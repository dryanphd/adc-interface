==> flow/design.v <==
`timescale 1ns / 1ps
module Read_ADC
  #(parameter ADC_CLKS_PER_BIT = 25)
  (
   input        i_Clock,
   input        i_ADC_Data_Serial,
   input        i_ADC_Data_Requested, 
   output       o_ADC_Data_Valid,     
   output [11:0] o_ADC_Data,          
   output       o_ADC_Chip_Select_Not,  
   output       o_ADC_Data_Last,      
   output       o_ADC_Clock           
   );
  parameter IDLE                 = 2'b00;    
  parameter ADC_CONVERSION_DELAY = 2'b01;    
  parameter READ_DATA_BITS       = 2'b10;
  parameter CLEANUP              = 2'b11;
  reg [7:0]     r_Clock_Count    = 0;
  reg [3:0]     r_Bit_Index      = 15;  
  reg [15:0]    r_ADC_Data       = 0;   
  reg           r_ADC_Data_Valid = 0;
  reg [2:0]     r_SM_Main        = 0;
  reg           r_ADC_Chip_Select_Not = 1;
  reg           r_ADC_Clock      = 1;
  reg [7:0]    r_Delay_Clock_Count = 0;
  reg           r_Got_The_Bit    = 1'b0;
  reg           r_ADC_Data_Last = 0;
  always @(posedge i_Clock)
  begin
    case (r_SM_Main)
      IDLE : begin
          r_ADC_Data_Valid    <= 1'b0;
          r_Clock_Count       <= 0;
          r_Delay_Clock_Count <= 0;
          r_Bit_Index         <= 14;   
          r_ADC_Clock         <= 1'b1;
          if (i_ADC_Data_Requested == 1'b1) begin
            r_SM_Main <= ADC_CONVERSION_DELAY;
            r_ADC_Chip_Select_Not <= 1'b0;         
          end else begin
            r_SM_Main <= IDLE;
            r_ADC_Chip_Select_Not <= 1'b1;         
          end
      end  
      ADC_CONVERSION_DELAY : begin
        if (r_Delay_Clock_Count < 0) begin    
          r_Delay_Clock_Count <= r_Delay_Clock_Count + 1;
          r_SM_Main <= ADC_CONVERSION_DELAY;
        end else begin
          r_Delay_Clock_Count <= 0;
          r_SM_Main <= READ_DATA_BITS;
        end
      end  
      READ_DATA_BITS : begin
        if (r_Clock_Count < ADC_CLKS_PER_BIT-1) begin
          if (r_Clock_Count < (ADC_CLKS_PER_BIT/2)) begin
            r_ADC_Clock <= 1'b0;      
            r_Got_The_Bit <= 1'b0;
          end else begin
            r_ADC_Clock <= 1'b1;      
            if (r_Got_The_Bit == 1'b0) begin
              r_ADC_Data[r_Bit_Index] <= i_ADC_Data_Serial;   
              r_Got_The_Bit <= 1'b1;    
              if (r_Bit_Index > 0) begin       
                r_Bit_Index <= r_Bit_Index - 1;   
                r_SM_Main   <= READ_DATA_BITS;
              end else begin
                r_ADC_Data_Valid <= 1'b1;          
                r_ADC_Chip_Select_Not <= 1'b1;     
                r_ADC_Data_Last <= 1'b1;
                r_SM_Main     <= CLEANUP;
              end
            end
          end
          r_Clock_Count <= r_Clock_Count + 1;
        end else begin
          r_Clock_Count <= 0;
        end
      end  
      CLEANUP : begin       
          r_SM_Main <= IDLE;
          r_ADC_Data_Valid   <= 1'b0;
      end  
      default :
        r_SM_Main <= IDLE;
    endcase
  end    
  assign o_ADC_Data_Valid   = r_ADC_Data_Valid;
  assign o_ADC_Data = r_ADC_Data[11:0];
  assign o_ADC_Chip_Select_Not = r_ADC_Chip_Select_Not;
  assign o_ADC_Clock = r_ADC_Clock;
  assign o_ADC_Data_Last = r_ADC_Data_Last;
endmodule  
`timescale 1ns / 1ps
module Read_ADC_Top
  (input  i_Clk,        
   output io_PMOD_1,      
   input  io_PMOD_3,      
   output io_PMOD_4,    
   output reg io_PMOD_10,
   output reg o_ADC_Data_Valid, 
   output reg o_ADC_Data_Last,
   input i_ADC_Data_Ready_Config,
   input i_ADC_Data_Ready_Axis,
   output reg [15:0] o_ADC_Data_Axis
   );
  wire [11:0] w_ADC_Data;
  wire w_ADC_Data_Valid;
  wire w_ADC_Data_Last;
  wire w_Start_ADC_Conversion;
  reg [31:0] r_Readout_Count  = 0;
  parameter Readout_Period = 1;   
  reg r_ADC_Data_Requested = 1'b0;
  always @(posedge i_Clk) begin
    o_ADC_Data_Valid <= w_ADC_Data_Valid;
    if (r_Readout_Count >= Readout_Period) begin
      r_Readout_Count <= 0;
      r_ADC_Data_Requested <= 1'b1;     
      io_PMOD_10 <= 1'b0;
    end else begin
      r_Readout_Count <= r_Readout_Count + 1;
      r_ADC_Data_Requested <= 1'b0;
      io_PMOD_10 <= 1'b1;
    end
    if (w_ADC_Data_Valid == 1'b1 && i_ADC_Data_Ready_Axis && i_ADC_Data_Ready_Config) begin
      o_ADC_Data_Axis <= {4'b0000, w_ADC_Data[11:0]};     
      o_ADC_Data_Last <= w_ADC_Data_Last;
    end  
  end
  Read_ADC #(.ADC_CLKS_PER_BIT(4)) Read_ADC_Inst    
  (.i_Clock(i_Clk),
   .i_ADC_Data_Serial(io_PMOD_3),
   .i_ADC_Data_Requested(r_ADC_Data_Requested),
   .o_ADC_Data_Valid(w_ADC_Data_Valid),
   .o_ADC_Data(w_ADC_Data),
   .o_ADC_Chip_Select_Not(io_PMOD_1),
   .o_ADC_Data_Last(w_ADC_Data_Last),
   .o_ADC_Clock(io_PMOD_4));
endmodule  
**From RTL to reports: Read_ADC_Top**

What the tools print for Read_ADC_Top, step after step.
Line numbers count from 1 in the design file above.
Operators carry their Yosys type and port widths (W data, S select, Z words).
Cell names lack the library's common part.
Not given: -

- Top module: Read_ADC_Top
- Clock input: i_Clk
- Library: sky130hd
- Timing corner: tt_025C_1v80

**Word level**

Source: Yosys, flattened and elaborated, memories not mapped. Widths are those after wreduce. Registers that Yosys merges into a memory's read port (data or address) are not register bits. Print and check cells do not count. Equal cells are merged and count once.

- Bits in registers: 92
- Input port bits: 4
- Output and inout bits: 21
- Word-level cells: 85

- Add/sub/neg operators: 5
- $lt $le $gt $ge: 5
- Equality and inequality tests: 8
- Shift-type cells: 2
- Muxes and demuxes: 28
- Bitwise operators: 6
- Reduce/logical cells: 15

Operators by type and width:

| operator | count |
|---|---|
| $add A32 B1 Y32 const B | 1 |
| $ge A32 B1 Y1 const B | 1 |
| $pmux W8 S2 | 2 |
| $reduce_and A5 Y1 | 4 |
| $shift A1 B5 Y16 | 1 |
| $shift A1 B5 Y16 const A | 1 |
| $and A16 B16 Y16 | 1 |
| $or A16 B16 Y16 | 1 |
| $not A16 Y16 | 1 |
| $add A8 B1 Y8 const B | 2 |
| $lt A8 B2 Y1 const B | 2 |
| $mux W8 | 2 |
| $mux W4 | 4 |
| $mux W1 | 11 |
| $pmux W3 S3 | 1 |
| $mux W3 | 3 |
| $lt A8 B1 Y1 const B | 1 |
| $pmux W4 S2 | 1 |
| $ne A2 B2 Y1 const B | 3 |
| $reduce_bool A2 Y1 | 3 |
| $eq A3 B2 Y1 const B | 2 |
| $pmux W1 S2 | 3 |
| $neg A4 Y5 | 1 |
| $ne A2 B1 Y1 const B | 2 |
| $reduce_and A2 Y1 | 2 |
| $sub A4 B1 Y4 const B | 1 |
| $gt A4 B1 Y1 const B | 1 |
| $reduce_and A4 Y1 | 1 |

Not listed: further kinds 7, cells in them 10.

**Longest topological paths**

Yosys ltp: most cells in a row. Word level: on the elaborated netlist, between registers, memories and ports. Mapped: between sequential cells and ports; inverters and the memories' decode and read muxes count.

- Word-level depth: 6
- ABC_AREA: 0
- Mapped depth: 7
- Gate-level depth less buffers: 6

**After synthesis**

Source: synth_stat.txt of the flow (Yosys; design flattened, memories mapped). It holds for the ABC_AREA given above (unset counts as 0); a run with the other value may have another netlist.

Cells by type:

| cell | count | area in all (sq um) |
|---|---|---|
| edfxtp_1 | 44 | 1.32E+03 |
| dfxtp_1 | 35 | 700.672 |
| ha_1 | 11 | 137.632 |
| o21ai_0 | 18 | 90.086 |
| inv_1 | 13 | 48.797 |
| nand2_1 | 13 | 48.797 |
| nor4_1 | 7 | 43.792 |
| buf_4 | 4 | 30.029 |
| nor2_1 | 8 | 30.029 |
| nor3b_1 | 4 | 30.029 |
| o2bb2ai_1 | 3 | 26.275 |
| a31oi_4 | 1 | 21.27 |
| nand3_1 | 4 | 20.019 |
| nand4_1 | 3 | 18.768 |
| or2_2 | 3 | 18.768 |
| a41oi_2 | 1 | 16.266 |
| mux2_4 | 1 | 15.014 |
| and2_1 | 2 | 12.512 |

Not listed: further types 22, cells in them 29.

- Standard cells after synthesis: 204
- Synthesis area: 2,835.2 sq um
- Area of sequential cells: 2,021.9 sq um
- Mapped flip-flops: 79
- Buffers: 8

By module: a second synthesis without flattening, with its own total; a netlist apart from the flattened one above.

- Cells (unflattened synthesis): 216
- Area total of the unflattened synthesis: 2,981.6 sq um

Rows give one instance, submodules left out.

By module:

| module | instances | cells | area (sq um) | seq. area (sq um) |
|---|---|---|---|---|
| Read_ADC #(ADC_CLKS_PER_BIT=4) | 1 | 140 | 1,631.6 | 930.9 |
| Read_ADC_Top | 1 | 76 | 1,350.0 | 1,091.0 |

**Path before layout**

Path of least setup slack by OpenSTA after synthesis, without wires, with an ideal clock, recovery checks aside; 20% of the period is set as input and as output delay. Where synthesis merged equal registers, the netlist keeps one of their names.

- Path kind: register -> register
- From: register Read_ADC_Inst.r_Clock_Count[0]
- To: register Read_ADC_Inst.r_ADC_Data_Last
- Period: 4.32 ns
- Library setup time: 0.314 ns
- Launch time at the first pin: 0.000 ns
- Arrival time: 1.769 ns
- Required time: 4.006 ns
- Slack: 2.237 ns
- Path delay: 2.083 ns
- Stages: 6
- Buffers on the path: 0
- Synthesis period reached: 2.083 ns

"path delay" = arrival - input delay + setup time.
"stages" counts driving pins, that of a launching flip-flop among them; a cell with two outputs on the path counts twice.
"synthesis period reached" = period - worst setup slack (recovery checks aside). The figure is calculated, with input and output delays left at 20% of the set period.
Between the ends stands the longest chain of elaborated cells between them, by number of cells; it is not shown to be the way that was timed. Of several equally long chains one is given.
Each line given opens the expression or statement behind the cell; cells for indexed reads and writes are added by Yosys, which also makes memories of some case tables.
A register here has more assigning lines than the two given.

- Cells stage by stage: edfxtp_1 > ha_1 > or3_1 > nor3b_1 > and2b_1 > nor3b_1
- Length of the longest elaborated chain: 3
- Elaborated cells between the ends (all ways): 4
- RTL lines with such cells: 2
- Classes of those cells: 2 x compare; 1 x logic; 1 x reduce/logical

Ends and longest elaborated chain, after synthesis:

| element | RTL line | source |
|---|---|---|
| from (decl) | 18 | `reg [7:0]     r_Clock_Count    = 0;` |
| from (assign) | 33 | `r_Clock_Count       <= 0;` |
| from (assign) | 75 | `r_Clock_Count <= r_Clock_Count + 1;` |
| $lt A8 B2 Y1 | 56 | `if (r_Clock_Count < (ADC_CLKS_PER_BIT/2)) begin` |
| $not A1 Y1 | - |  |
| $reduce_and A5 Y1 | - |  |
| to (assign) | 70 | `r_ADC_Data_Last <= 1'b1;` |
| to (decl) | 27 | `reg           r_ADC_Data_Last = 0;` |

**Worst path after layout**

From the final timing report of run A: the path of least setup slack in the routed layout; clock arrival at registers is part of the times.

- Path kind: register -> register
- From: register Read_ADC_Inst.r_Clock_Count[1]
- To: register Read_ADC_Inst.r_Bit_Index[2]
- Period: 2.33 ns
- Library setup time: 0.27 ns
- Launch time at the first pin: 0.34 ns
- Arrival time: 2.05 ns
- Required time: 2.39 ns
- Slack: 0.34 ns
- Stages: 7
- Buffers on the path: 1

Between the ends stands the longest chain of elaborated cells between them, by number of cells; it is not shown to be the way that was timed. Of several equally long chains one is given.
A register here has more assigning lines than the two given.
The path ends at the enable pin of a flip-flop; only ways to that pin are counted.

- Cells stage by stage: edfxtp_1 > ha_1 > or3_1 > nor3b_1 > nand2_1 > a21oi_1 > buf_4
- Length of the longest elaborated chain: 3
- Elaborated cells between the ends (all ways): 5
- RTL lines with such cells: 2
- Classes of those cells: 2 x compare; 2 x eq/ne; 1 x reduce/logical

Ends and longest elaborated chain, after layout:

| element | RTL line | source |
|---|---|---|
| from (decl) | 18 | `reg [7:0]     r_Clock_Count    = 0;` |
| from (assign) | 33 | `r_Clock_Count       <= 0;` |
| from (assign) | 75 | `r_Clock_Count <= r_Clock_Count + 1;` |
| $lt A8 B2 Y1 | 56 | `if (r_Clock_Count < (ADC_CLKS_PER_BIT/2)) begin` |
| $ne A2 B2 Y1 | - |  |
| $reduce_and A5 Y1 | - |  |
| to (assign) | 35 | `r_Bit_Index         <= 14;` |
| to (assign) | 65 | `r_Bit_Index <= r_Bit_Index - 1;` |
| to (decl) | 19 | `reg [3:0]     r_Bit_Index      = 15;` |

Measured data: module Read_ADC_Top, platform sky130hd, 2 stored runs of the flow under differing settings, order arbitrary. Input and output delays are each 20% of the period that was set; the output load is 0.01 pF.
"clock period reached" means the clock period less the worst setup slack. The figure is calculated, with input and output delays left at 20% of the set period.
"time on the worst setup path" is the time allowed to the run's worst setup path (the clock period less input and output delay, where it has them) less its slack. Clock arrival times count: a late capture clock shortens it, a late launch clock lengthens it.
By "power consumption" is meant OpenSTA's value without simulated activity: inputs other than the clock are taken to toggle once in ten clock periods, and the tool carries that through the logic.

### Run A

Settings: `period_ns=2.33`, `CORE_UTILIZATION=52`, `CAP_MARGIN=20`, `CORE_MARGIN=2`, `SLEW_MARGIN=20`

- Die size: 6,059.1 sq um
- Power consumption: 2.614 mW
- Time on the worst setup path: 1.99 ns
- Critical path type: register -> register
- Smallest hold slack: 0.382 ns
- Setup slack of the worst path: 0.344 ns
- Utilization in the final report: 0.662
- Clock period reached: 1.986 ns
- Synthesis area: 2,835.2 sq um

### Run B

Settings: `period_ns=1.34`, `CORE_UTILIZATION=22`, `SETUP_SLACK_MARGIN=0.15`, `PLACE_DENSITY_LB_ADDON=0.09`, `CORE_MARGIN=2`, `CELL_PAD_IN_SITES_GLOBAL_PLACEMENT=3`, `CTS_CLUSTER_SIZE=53`, `CTS_CLUSTER_DIAMETER=79`, `MIN_ROUTING_LAYER=met2`, `CAP_MARGIN=20`, `SLEW_MARGIN=20`

- Utilization in the final report: 0.352
- Synthesis area: 2,835.2 sq um
- Smallest hold slack: 0.373 ns
- Time on the worst setup path: 1.83 ns
- Critical path type: register -> register
- Clock period reached: 1.832 ns
- Die size: 13,811.0 sq um
- Power consumption: 5.655 mW
- Setup slack of the worst path: -0.492 ns
